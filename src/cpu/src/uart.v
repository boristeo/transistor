==> flow/design.v <==
module uart (
  input wire clk_uart,
  input wire [7:0] tx_d,
  input wire tx_en,
  output wire tx_rdy,
  output reg tx = 1,
  output reg [7:0] rx_d = 0,
  output reg rx_rdy = 0,
  input wire rx
);
  reg [3:0] tx_bit = 0;
  assign tx_rdy = tx_bit == 0;
  always @ (posedge clk_uart)
  begin
    if (tx_bit == 0)
    begin
      tx <= 1;
      if (tx_en)
        tx_bit = 1;
    end
    else if (tx_bit == 1)
    begin
      tx <= 0;
      tx_bit <= 2;
    end
    else if (tx_bit == 10)
    begin
      tx <= 1;
      tx_bit <= 0;
    end
    else
    begin
      tx <= tx_d[tx_bit - 2];
      tx_bit <= tx_bit + 1;
    end
  end
  reg [3:0] rx_bit = 0;
  always @ (posedge clk_uart)
  begin
    if (rx_bit == 0)
    begin
      rx_rdy = 0;
      if (~rx)
        rx_bit = 1;
    end
    else if (rx_bit == 9)
    begin
      rx_bit <= 0;
      rx_rdy <= 1;
    end
    else
    begin
      rx_d[rx_bit - 1] <= rx;
      rx_bit <= rx_bit + 1;
    end
  end
endmodule
# Tool chain data of uart
# Tool output for the design above, in the order of the flow.
# Line numbers count from 1 in the design file above.
# Operators carry their Yosys type and port widths (W data, S select, Z words).
# Library cell names are shortened.
# A cell with - has no value.
[setup] top_module="uart" clock="clk_uart" cell_library="sky130hd" pvt_corner="tt_025C_1v80"

# Elaborated design
# Source: Yosys, flattened and elaborated, memories not mapped. Widths are those after wreduce. Registers that Yosys merges into a memory's read port (data or address) are not register bits. Print and check cells do not count. Equal cells are merged and count once.
[word_totals] elab_cells=35 in_bits=11 regBits=18
[op_classes] n_reduce_logical=3 addsub=5 bitwise=5 shift=3 n_eq=5 muxes=9
[op_table] cell="$shift A1 B33 Y8" count=1
[op_table] cell="$shift A1 B33 Y8 const A" count=1
[op_table] cell="$neg A32 Y33" count=1
[op_table] cell="$mux W4" count=7
[op_table] cell="$add A4 B1 Y4 const B" count=2
[op_table] cell="$eq A4 B4 Y1 const B" count=2
[op_table] cell="$logic_not A4 Y1" count=2
[op_table] cell="$shiftx A8 B5 Y1" count=1
[op_table] cell="$and A8 B8 Y8" count=1
[op_table] cell="$or A8 B8 Y8" count=1
[op_table] cell="$not A8 Y8" count=1
[op_table] cell="$sub A4 B1 Y5 const B" count=1
[op_table] cell="$sub A4 B2 Y5 const B" count=1
[op_table] cell="$ne A2 B2 Y1 const B" count=2
[op_table] cell="$eq A4 B1 Y1 const B" count=1
[op_table] cell="$not A1 Y1" count=2
[op_table] cell="$reduce_and A2 Y1" count=1
[op_table] cell="$mux W1" count=2

# Longest topological paths
# Yosys ltp: most cells in a row. Word level: on the elaborated netlist, between registers, memories and ports. Mapped: between sequential cells and ports; inverters and the memories' decode and read muxes count.
[logic_depth] word_depth=6 ABC_AREA=0 ltp_mapped=11

# Synthesis result
# Yosys stat after the flow's synthesis: flattened, memories mapped to cells. It holds for the ABC_AREA given above (unset counts as 0); a run with the other value may have another netlist.
# The area totals of this step are shown rounded.
[synth_totals] synth_area_um2=1430 cells=133 sequential_area_um2=520 ff_cells=18
[types] cell="edfxtp_1" count=16 area_total_um2=480.461
[types] cell="ha_1" count=16 area_total_um2=200.192
[types] cell="mux2_1" count=8 area_total_um2=90.086
[types] cell="nand3_1" count=12 area_total_um2=60.058
[types] cell="mux4_2" count=2 area_total_um2=45.043
[types] cell="dfxtp_1" count=2 area_total_um2=40.038
[types] cell="nand4b_1" count=4 area_total_um2=35.034
[types] cell="inv_1" count=9 area_total_um2=33.782
[types] cell="nand2_1" count=7 area_total_um2=26.275
[types] cell="nor2_1" count=6 area_total_um2=22.522
[types] cell="xnor3_1" count=1 area_total_um2=22.522
[types] cell="nor4_4" count=1 area_total_um2=21.27
[types] cell="mux2i_1" count=2 area_total_um2=20.019
[types] cell="clkbuf_1" count=5 area_total_um2=18.768
[types] cell="xnor2_1" count=2 area_total_um2=17.517
[types] cell="xor2_1" count=2 area_total_um2=17.517
[types] cell="xnor2_2" count=1 area_total_um2=16.266
[types] cell="a21o_1" count=2 area_total_um2=15.014
# Not listed: further types 28, cells in them 35.

# Worst setup path after synthesis
# Path of least setup slack by OpenSTA after synthesis, without wires, with an ideal clock, recovery checks aside; 20% of the period is set as input and as output delay. Where synthesis merged equal registers, the netlist keeps one of their names.
[synth_path] path_kind="reg2reg" from="register rx_bit[2]" to="register rx_d[0]" setup_slack_ps=2281 path_delay_ps=3439 launch_ps=0 path_buffers=0 tclk_ps=5720 stages=12 arrival_ps=3177 period_less_setup_slack_ps=3439
# "path_delay_ps" is the arrival time less input delay plus setup time.
# "stages": output pins that drive a net of the path, with the launching flip-flop's if there is one; two outputs of one cell count as two.
# "period_less_setup_slack_ps" = period - worst setup slack (recovery checks aside). The figure is calculated, with input and output delays left at 20% of the set period.
# Between the ends stands the longest chain of elaborated cells between them, by number of cells; it is not shown to be the way that was timed. Of several equally long chains one is given.
# A line is the first line of the expression or statement that the cell stems from. Yosys adds cells for indexed reads and writes and turns some case tables into memories.
# A register here has more assigning lines than the two given.
# Where a signal picks the word or bit written, the line may be left out of the assigning lines.
# Ways into the end's enable are left out, as the timed path ends at the data pin.
[synth_via] path_cell_list="edfxtp_1 > inv_1 > ha_1 > a21boi_1 > xnor2_2 > and2_1 > nand3_1 > ha_1 > or4b_1 > or3_1 > a211oi_1 > mux2_1" elab_chain_cells=6
[synth_lines] item="from (decl)" line_no=37 text="reg [3:0] rx_bit = 0;"
[synth_lines] item="from (assign)" line_no=44 text="rx_bit = 1;"
[synth_lines] item="from (assign)" line_no=54 text="rx_bit <= rx_bit + 1;"
[synth_lines] item="$sub A4 B1 Y5" line_no=53 text="rx_d[rx_bit - 1] <= rx;"
[synth_lines] item="$neg A32 Y33" line_no=53
[synth_lines] item="$shift A1 B33 Y8" line_no=53
[synth_lines] item="$not A8 Y8" line_no=53
[synth_lines] item="$and A8 B8 Y8" line_no=53
[synth_lines] item="$or A8 B8 Y8" line_no=53
[synth_lines] item="to (decl)" line_no=7 text="output reg [7:0] rx_d = 0,"

# Timing after layout
# Path of least setup slack in the final report of record 2 (OpenROAD, finished layout, wires in). Where an end is a register, its clock arrival counts in the times.
# The report prints the path's times to 10 ps; the period is as set.
[layout_path] path_kind="reg2reg" from="register rx_bit[1]" to="register rx_d[0]" arrival_ps=3360 tclk_ps=3510 launch_ps=290 setup_slack_ps=200 stages=12 path_buffers=0
# Between the ends stands the longest chain of elaborated cells between them, by number of cells; it is not shown to be the way that was timed. Of several equally long chains one is given.
# A register here has more assigning lines than the two given.
# Where a signal picks the word or bit written, the line may be left out of the assigning lines.
# Ways into the end's enable are left out, as the timed path ends at the data pin.
[layout_via] path_cell_list="edfxtp_1 > inv_2 > ha_1 > a21boi_4 > xnor2_2 > and2_4 > nand3_1 > ha_4 > or4b_1 > or3_4 > a211oi_2 > mux2_1" elab_chain_cells=6
[layout_lines] item="from (decl)" line_no=37 text="reg [3:0] rx_bit = 0;"
[layout_lines] item="from (assign)" line_no=44 text="rx_bit = 1;"
[layout_lines] item="from (assign)" line_no=54 text="rx_bit <= rx_bit + 1;"
[layout_lines] item="$sub A4 B1 Y5" line_no=53 text="rx_d[rx_bit - 1] <= rx;"
[layout_lines] item="$neg A32 Y33" line_no=53
[layout_lines] item="$shift A1 B33 Y8" line_no=53
[layout_lines] item="$not A8 Y8" line_no=53
[layout_lines] item="$and A8 B8 Y8" line_no=53
[layout_lines] item="$or A8 B8 Y8" line_no=53
[layout_lines] item="to (decl)" line_no=7 text="output reg [7:0] rx_d = 0,"

Memo
Re: implementation data of uart

Stored flow runs of uart (2 of them; Yosys, OpenROAD, sky130hd). They differ in their settings and are not a sequence. Constraints: input delay and output delay 20% of the set period each, output load 0.01 pF.
"achieved_period_ps": clock period set for the run, less the worst setup slack. It is reckoned from that one timing run; input and output delays stay at 20% of the period that was set.
Measured values are rounded.

[flow] record 1: files
==> flow/run.sh <==
#!/bin/bash
# the make line also repeats the synthesis and layout settings of config.mk as NAME=value (left out here)
make -C /OpenROAD-flow-scripts/flow DESIGN_CONFIG=/design/flow/config.mk WORK_HOME=/design/flow/orfs CLKGATE_MAP_FILE= finish
==> flow/config.mk <==
export PLATFORM = sky130hd
export DESIGN_NAME = uart
export DESIGN_NICKNAME = uart
export VERILOG_FILES = /design/flow/design.v
export SDC_FILE = /design/flow/constraint.sdc
export NUM_CORES = 4
export LEC_CHECK = 0
export CAP_MARGIN = 15
export CELL_PAD_IN_SITES_DETAIL_PLACEMENT = 2
export CORE_ASPECT_RATIO = 2.0
export CORE_MARGIN = 8
export CORE_UTILIZATION = 52
export CTS_CLUSTER_DIAMETER = 344
export GPL_ROUTABILITY_DRIVEN = 0
export PLACE_DENSITY = 0.8
export SETUP_SLACK_MARGIN = 0.04
export SLEW_MARGIN = 20
==> flow/constraint.sdc <==
create_clock -name core_clock -period 2.64 [get_ports {clk_uart}]
set_input_delay 0.5280 -clock core_clock [delete_from_list [all_inputs] [get_ports {clk_uart}]]
set_output_delay 0.5280 -clock core_clock [all_outputs]
set_load 0.01 [all_outputs]

[flow] record 1: did not finish, placement stopped with DPL-0033

[flow] record 2: files
==> flow/run.sh <==
#!/bin/bash
# the make line also repeats the synthesis and layout settings of config.mk as NAME=value (left out here)
make -C /OpenROAD-flow-scripts/flow DESIGN_CONFIG=/design/flow/config.mk WORK_HOME=/design/flow/orfs CLKGATE_MAP_FILE= finish
==> flow/config.mk <==
export PLATFORM = sky130hd
export DESIGN_NAME = uart
export DESIGN_NICKNAME = uart
export VERILOG_FILES = /design/flow/design.v
export SDC_FILE = /design/flow/constraint.sdc
export NUM_CORES = 4
export LEC_CHECK = 0
export CAP_MARGIN = 20
export CORE_MARGIN = 2
export CORE_UTILIZATION = 40
export SETUP_SLACK_MARGIN = 0.14
export SLEW_MARGIN = 20
==> flow/constraint.sdc <==
create_clock -name core_clock -period 3.51 [get_ports {clk_uart}]
set_input_delay 0.7020 -clock core_clock [delete_from_list [all_inputs] [get_ports {clk_uart}]]
set_output_delay 0.7020 -clock core_clock [all_outputs]
set_load 0.01 [all_outputs]

[flow] record 2: metrics
[metrics] synth_chip_area_um2 = 1430
[metrics] design.die.area_um2 = 4060
[metrics] finish.stdcell_area_um2 = 1890
[metrics] finish.utilization_pct = 55.6
[metrics] setup_worst_slack_ps = 202
[metrics] tns_ps = 0
[metrics] timing.hold.ws_ps = 527
[metrics] achieved_period_ps = 3308
