==> flow/design.v <==
module byte_ser(
  input wire reset,
  input wire clk,
  input wire [255:0] din,
  input wire [3:0] din_bytecount,
  input wire shift_begin,
  input wire shift_enable,
  output reg [7:0] out,
  output reg out_rdy
  );
  reg [4:0] state = 0;
  reg [255:0] data = 0;
  always @(posedge clk) begin
    if (reset) begin
      state = 0;
      out_rdy = 0;
    end
    else if (state == 0 && shift_begin) begin
      state = din_bytecount + 1;
      data = din;
    end
    else if (state != 0 && shift_enable) begin
      out <= data[7:0];
      data <= data >> 8;
      state <= state - 1;
      out_rdy <= 1;
    end
    else begin
      out_rdy = 0;
    end
  end
endmodule
* From RTL to reports: byte_ser
Tool output for the design above, in the order of the flow.
Lines are those of the file above, counted from 1.
Operators carry their Yosys type and port widths (W data, S select, Z words).
Library cell names are shortened.
The mark n/a stands for no value.
- Top module :: byte_ser
- Clock port :: clk
- Library :: sky130hd
- Library corner :: tt_025C_1v80

* Word-level counts
Counts by Yosys on the flattened word-level netlist (proc, flatten, opt, wreduce; memories kept). Register bits leave out memories and registers merged into their read ports (data or address). Print and check cells are left out. Cells with the same type and inputs are merged into one.
- Bits in writable memories :: 0
- Elaborated cells :: 20
- Word width x clocked read ports :: 0
- Bits of input ports :: 264
- Bits in registers :: 270
- Memory bits (read-only) :: 0
- Output and inout bits :: 9
- Latch bits :: 0
- Memory cells :: 0
- Div/mod/pow operators :: 0
- Reduce/logical cells :: 7
- Order comparisons :: 0
- Multipliers :: 0
- Bitwise operators :: 2
- Shift-type cells :: 0
- Equal/unequal tests :: 0
- $add $sub $neg :: 2
- Multiplexer cells :: 5
** Operators by type and width (number)
- $mux W256 :: 2
- $mux W5 :: 2
- $add A4 B1 Y5 const B :: 1
- $sub A5 B1 Y5 const B :: 1
- $logic_not A5 Y1 :: 1
- $reduce_bool A5 Y1 :: 1
- $reduce_and A3 Y1 :: 1
- $logic_and A1 B1 Y1 :: 2
- $not A1 Y1 :: 2
- $reduce_and A2 Y1 :: 1
- $reduce_bool A2 Y1 :: 1
- $mux W1 :: 1

* Depth
Yosys ltp: most cells in a row. Word level: on the elaborated netlist, between registers, memories and ports. Mapped: between sequential cells and ports; inverters and the memories' decode and read muxes count.
- Depth after elaboration :: 4
- ABC_AREA :: 1
- Depth in mapped cells :: 8
- Depth with buffers taken out :: 8

* Mapped cells and area
Yosys stat after the flow's synthesis: flattened, memories mapped to cells. It holds for the ABC_AREA given above (unset counts as 0); a run with the other value may have another netlist.
Totals and module areas in this step are rounded.
** Cells by type
- edfxtp_1 :: number 264, total area 7.93E+03 µm²
- nand2_1 :: number 761, total area 2856.49 µm²
- buf_2 :: number 37, total area 185.178 µm²
- dfxtp_1 :: number 6, total area 120.115 µm²
- buf_4 :: number 14, total area 105.101 µm²
- inv_1 :: number 19, total area 71.318 µm²
- nor2_1 :: number 14, total area 52.55 µm²
- a21oi_1 :: number 6, total area 30.029 µm²
- ha_1 :: number 2, total area 25.024 µm²
- nand3_1 :: number 5, total area 25.024 µm²
- nand4_1 :: number 3, total area 18.768 µm²
- clkbuf_1 :: number 4, total area 15.014 µm²
- nor2_4 :: number 1, total area 11.261 µm²
- xnor2_1 :: number 1, total area 8.758 µm²
- xor2_1 :: number 1, total area 8.758 µm²
- nand3b_1 :: number 1, total area 7.507 µm²
- nor3_1 :: number 1, total area 5.005 µm²
- o21ai_0 :: number 1, total area 5.005 µm²
- Cells in the netlist :: 1141
- Buffers :: 55
- Sequential part of the area :: 8000 µm²
- Mapped flip-flops :: 270
- Mapped area :: 11000 µm²

* Timing after synthesis
OpenSTA on the mapped netlist: ideal clock, no wires. The path of least setup slack (recovery checks aside). Input and output delay are each 20% of the period. Register names are those of the netlist, which keeps one name where synthesis merged equal registers.
- Path kind :: input to register
- From :: input port shift_begin
- To :: register data[0]
- Library setup time :: 0.607 ns
- Setup slack :: 26.015 ns
- Path delay :: 6.065 ns
- Launch time at the first pin :: 8.020 ns
- Path buffers :: 0
- Input delay :: 8.020 ns
- Driving pins on the path :: 4
- Required time :: 39.493 ns
- Period :: 40.1 ns
- Arrival :: 13.478 ns
- Synthesis period reached :: 14.085 ns
"path delay" = arrival - input delay + setup time.
"driving pins on the path": output pins that drive a net of the path, with the launching flip-flop's if there is one; two outputs of one cell count as two.
"synthesis period reached" is the clock period less the worst setup slack; recovery checks do not enter. This is arithmetic on one report: input and output delays are still those of the set period (20% each).
Between the ends stands the longest chain of elaborated cells between them, by number of cells; it is not shown to be the way that was timed. Of several equally long chains one is given.
Each line given opens the expression or statement behind the cell; cells for indexed reads and writes are added by Yosys, which also makes memories of some case tables.
Only ways into the end's enable, where the timed path ends, are counted here.
- Path through :: nand4_1 -> nand2_1 -> nand2_1 -> inv_1
- Cells in the longest elaborated chain :: 3
- Elaborated cells on any way between the ends :: 3
- Source lines of those cells :: 1
- Those cells by class :: reduce/logical: 3
** Ends and longest elaborated chain, after synthesis
- start, declared :: RTL line 6 : input wire shift_begin,
- $logic_and A1 B1 Y1 :: RTL line 18 : else if (state == 0 && shift_begin) begin
- $reduce_bool A2 Y1
- $reduce_and A2 Y1
- end, assigned :: RTL line 20 : data = din;
- end, assigned :: RTL line 24 : data <= data >> 8;
- end, declared :: RTL line 12 : reg [255:0] data = 0;

* Timing after layout
Path of least setup slack in the final report of stored run 1 (OpenROAD, finished layout, wires in). Where an end is a register, its clock arrival counts in the times.
- Path kind :: input to register
- From :: input port shift_begin
- To :: register data[23]
- Period :: 25.8 ns
- Input delay :: 5.16 ns
- Driving pins on the path :: 8
- Path buffers :: 4
- Arrival :: 9.08 ns
- Launch time at the first pin :: 5.16 ns
- Setup slack :: 16.87 ns
- Required time :: 25.96 ns
- Library setup time :: 0.38 ns
Between the ends stands the longest chain of elaborated cells between them, by number of cells; it is not shown to be the way that was timed. Of several equally long chains one is given.
Only ways into the end's enable, where the timed path ends, are counted here.
- Path through :: clkdlybuf4s50_1 -> nand4_1 -> buf_4 -> nand2_1 -> nand2_1 -> inv_8 -> buf_4 -> buf_4
- Cells in the longest elaborated chain :: 3
- Elaborated cells on any way between the ends :: 3
- Source lines of those cells :: 1
- Those cells by class :: reduce/logical: 3
** Ends and longest elaborated chain, after layout
- start, declared :: RTL line 6 : input wire shift_begin,
- $logic_and A1 B1 Y1 :: RTL line 18 : else if (state == 0 && shift_begin) begin
- $reduce_bool A2 Y1
- $reduce_and A2 Y1
- end, assigned :: RTL line 20 : data = din;
- end, assigned :: RTL line 24 : data <= data >> 8;
- end, declared :: RTL line 12 : reg [255:0] data = 0;

Memo
Re: implementation data of byte_ser

Module byte_ser, platform sky130hd: 2 stored runs of the flow (Yosys, OpenROAD) with differing settings, in no particular order. Input and output delays are each 20% of the period that was set; the output load is 0.01 pF.
"clock period achieved" is the run's clock period less its worst setup slack. It is reckoned from that one timing run; input and output delays stay at 20% of the period that was set.
By "critical path time" is meant the share of the clock period that the worst setup path is allowed (20% is reserved at inputs, 20% at outputs), minus its slack. Clock arrival times at its registers enter into it.
The results are shown rounded.

** Stored run 1
- Settings :: period_ns=25.8; CORE_UTILIZATION=36; SETUP_SLACK_MARGIN=4.04; PLACE_DENSITY_LB_ADDON=0.16; HOLD_SLACK_MARGIN=0.12; CORE_MARGIN=2; ABC_AREA=1; SLEW_MARGIN=0; MAX_ROUTING_LAYER=met4; CAP_MARGIN=20
- Worst setup slack after layout :: 17 ns
- Area of the die :: 33000 µm²
- Critical path time :: 3.77 ns
- Worst setup path kind :: input to register
- Area of the standard cells in the finished layout :: 15000 µm²
- Clock period achieved :: 8.925 ns
- Summed negative setup slack :: 0.000 ns
- Cell area after synthesis :: 11000 µm²

** Stored run 2
- Settings :: period_ns=17.5; CAP_MARGIN=20; CORE_MARGIN=2; CORE_UTILIZATION=40; SLEW_MARGIN=20
- Worst setup slack after layout :: 11 ns
- Area of the die :: 30000 µm²
- Critical path time :: 3.00 ns
- Worst setup path kind :: input to register
- Area of the standard cells in the finished layout :: 15000 µm²
- Clock period achieved :: 6.503 ns
- Summed negative setup slack :: 0.000 ns
- Cell area after synthesis :: 11000 µm²
