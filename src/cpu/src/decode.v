==> flow/design.v <==
module decode (
  input wire clk,
  input wire enable,
  input wire [31:0] word,
  output reg [16:0] op,
  output reg [63:0] arg1,
  output reg [63:0] arg2
);
  always @(posedge clk) begin
    if (enable) begin
      op[6:0] = word[6:0];
      op[9:7] = word[14:12];
      op[16:10] = word[31:25];
    end
  end
endmodule
# Tool chain data of decode
# Tool output for the design above, in the order of the flow.
# Line numbers count from 1 in the design file above.
# Operators: Yosys type, input widths -> output width; for muxes data width and select width s.
# The mark n/a stands for no value.
dict set report inputs {
  top_module {decode}
  clock_port {clk}
  library {sky130hd}
  corner {tt_025C_1v80}
}

# Word-level counts
# Source: Yosys, flattened and elaborated, memories not mapped. Widths are those after wreduce; folded enables and synchronous resets count as part of the registers. Registers that Yosys merges into a memory's read port (data or address) are not register bits. Print and check cells do not count. Equal cells are merged and count once.
dict set report classes {
  n_reduce_logical 0
  shifts 0
  bitwise 0
  muxes 0
  multipliers 0
  div 0
  cmp 0
  n_addsub 0
  equal 0
}
dict set report bits {
  clocked_rd_ports_x_width 0
  wordCells 3
  regBits 17
  input_bits 34
  ram_bits 0
  memories 0
  latchBits 0
  out_inout_bits 145
  rom_bits 0
}

# Depth
# Longest topological path by Yosys (ltp), each cell counted once; first at word level (registers and memories cut), then after technology mapping (sequential cells cut; the memories' decode and read muxes count).
dict set report logic_depth {
  depth_word 0
  abc_area 0
  mapped_depth 1
}

# After synthesis
# The flow's flattened synthesis, as Yosys stat reports it; memories are mapped. The netlist is that of the ABC_AREA named above (0 if unset); the other value can give another one.
# cell_type count type_area_um2
set types {}
lappend types {sky130_fd_sc_hd__buf_4 128 960.922}
lappend types {sky130_fd_sc_hd__edfxtp_1 17 510.49}
lappend types {sky130_fd_sc_hd__conb_1 1 3.754}
dict set report synth_totals {
  cells 146
  flip_flops 17
  buffers 128
  area_um2 1475.2
  seq_area_um2 510.5
}

# Path before layout
# Path of least setup slack by OpenSTA after synthesis, without wires, with an ideal clock, recovery checks aside; 20% of the period is set as input and as output delay. Where synthesis merged equal registers, the netlist keeps one of their names.
dict set report synth_timing {
  path_kind {reg-to-output}
  startpoint {register op[0]}
  endpoint {output port op[0]}
  n_path_buf 0
  arrival_ns 0.394
  setup_slack_ns 0.200
  launch_ns 0.000
  path_stages 1
  path_delay_ns 0.394
  tclk_ns 0.742
  output_delay_ns 0.148
  period_less_setup_slack_ns 0.542
}
# "path_delay_ns" is the arrival time less input delay plus setup time.
# At an output port there is no setup time.
# "path_stages" counts driving pins, that of a launching flip-flop among them; a cell with two outputs on the path counts twice.
# "period_less_setup_slack_ns" is the clock period less the worst setup slack; recovery checks do not enter. This is arithmetic on one report: input and output delays are still those of the set period (20% each).
dict set report synth_between {
  cell_sequence {sky130_fd_sc_hd__edfxtp_1}
  elab_chain_len 0
  cells_between 0
  lines_between 0
}
# item line
set synth_rtl {}
lappend synth_rtl {{from (decl)} 5} ;# output reg [16:0] op,
lappend synth_rtl {{from (assign)} 11} ;# op[6:0] = word[6:0];
lappend synth_rtl {{to (decl)} 5}

# Worst path after layout
# Path of least setup slack in the final report of record 1 (OpenROAD, finished layout, wires in). Where an end is a register, its clock arrival counts in the times.
dict set report layout_timing {
  path_kind {reg-to-output}
  startpoint {register op[4]}
  endpoint {output port op[4]}
  arrival_ns 0.76
  n_path_buf 1
  setup_slack_ns -0.53
  tclk_ns 0.292
  output_delay_ns 0.06
  path_stages 2
  launch_ns 0.24
}
dict set report layout_between {
  cell_sequence {sky130_fd_sc_hd__edfxtp_1 sky130_fd_sc_hd__buf_2}
  elab_chain_len 0
  cells_between 0
  lines_between 0
}
# item line
set layout_rtl {}
lappend layout_rtl {{from (decl)} 5} ;# output reg [16:0] op,
lappend layout_rtl {{from (assign)} 11} ;# op[6:0] = word[6:0];
lappend layout_rtl {{to (decl)} 5}

Memo
Re: implementation data of decode

Module decode, platform sky130hd: 2 stored runs of the flow (Yosys, OpenROAD) with differing settings, in no particular order. Input and output delays are each 20% of the period that was set; the output load is 0.01 pF.
By "timing.achieved_period_ns" is meant the clock period of the run minus its worst setup slack. This is arithmetic on one report: input and output delays are still those of the set period (20% each).
"critical_path_time_ns" means the part of the period allowed to the worst setup path (the constraints hold back 20% at inputs and 20% at outputs) less its slack; where the path has registers, the arrival times of their clocks count too.
"fin_power_mw" is the tool's figure for a default switching activity; nothing was simulated.

[flow] record 1: files
==> flow/run.sh <==
#!/bin/bash
# the make line also repeats the synthesis and layout settings of config.mk as NAME=value (left out here)
make -C /OpenROAD-flow-scripts/flow DESIGN_CONFIG=/design/flow/config.mk WORK_HOME=/design/flow/orfs CLKGATE_MAP_FILE= finish
==> flow/config.mk <==
export PLATFORM = sky130hd
export DESIGN_NAME = decode
export DESIGN_NICKNAME = decode
export VERILOG_FILES = /design/flow/design.v
export SDC_FILE = /design/flow/constraint.sdc
export NUM_CORES = 4
export LEC_CHECK = 0
export CAP_MARGIN = 20
export CELL_PAD_IN_SITES_DETAIL_PLACEMENT = 0
export CELL_PAD_IN_SITES_GLOBAL_PLACEMENT = 1
export CORE_MARGIN = 2
export CORE_UTILIZATION = 24
export CTS_CLUSTER_DIAMETER = 231
export GPL_TIMING_DRIVEN = 0
export PLACE_DENSITY_LB_ADDON = 0.15
export SETUP_SLACK_MARGIN = 0.05
export SLEW_MARGIN = 40
export TNS_END_PERCENT = 25
==> flow/constraint.sdc <==
create_clock -name core_clock -period 0.292 [get_ports {clk}]
set_input_delay 0.0584 -clock core_clock [delete_from_list [all_inputs] [get_ports {clk}]]
set_output_delay 0.0584 -clock core_clock [all_outputs]
set_load 0.01 [all_outputs]

[flow] record 1: metrics
[metrics] holdWs_ns = 0.074
[metrics] setup_ws_ns = -0.531
[metrics] finalUtil_frac = 0.4
[metrics] fin_power_mw = 7.214
[metrics] finalCellArea_um2 = 2366.0
[metrics] ys_area_um2 = 1475.2
[metrics] critical_path_time_ns = 0.76
[metrics] critical_path_kind = reg-to-output
[metrics] final_die_area_um2 = 6789.8
[metrics] total_negative_slack_ns = -8.617
[metrics] timing.achieved_period_ns = 0.823

[flow] record 2: files
==> flow/run.sh <==
#!/bin/bash
# the make line also repeats the synthesis and layout settings of config.mk as NAME=value (left out here)
make -C /OpenROAD-flow-scripts/flow DESIGN_CONFIG=/design/flow/config.mk WORK_HOME=/design/flow/orfs CLKGATE_MAP_FILE= finish
==> flow/config.mk <==
export PLATFORM = sky130hd
export DESIGN_NAME = decode
export DESIGN_NICKNAME = decode
export VERILOG_FILES = /design/flow/design.v
export SDC_FILE = /design/flow/constraint.sdc
export NUM_CORES = 4
export LEC_CHECK = 0
export CAP_MARGIN = 5
export CORE_MARGIN = 2
export CORE_UTILIZATION = 38
export CTS_CLUSTER_DIAMETER = 291
export CTS_CLUSTER_SIZE = 69
export GPL_TIMING_DRIVEN = 0
export PLACE_DENSITY = 0.59
export SLEW_MARGIN = 20
==> flow/constraint.sdc <==
create_clock -name core_clock -period 0.299 [get_ports {clk}]
set_input_delay 0.0598 -clock core_clock [delete_from_list [all_inputs] [get_ports {clk}]]
set_output_delay 0.0598 -clock core_clock [all_outputs]
set_load 0.01 [all_outputs]

[flow] record 2: metrics
[metrics] holdWs_ns = 0.101
[metrics] setup_ws_ns = -0.521
[metrics] finalUtil_frac = 0.624
[metrics] fin_power_mw = 7.062
[metrics] finalCellArea_um2 = 2302.2
[metrics] ys_area_um2 = 1475.2
[metrics] critical_path_time_ns = 0.76
[metrics] critical_path_kind = reg-to-output
[metrics] final_die_area_um2 = 4396.4
[metrics] total_negative_slack_ns = -8.651
[metrics] timing.achieved_period_ns = 0.820
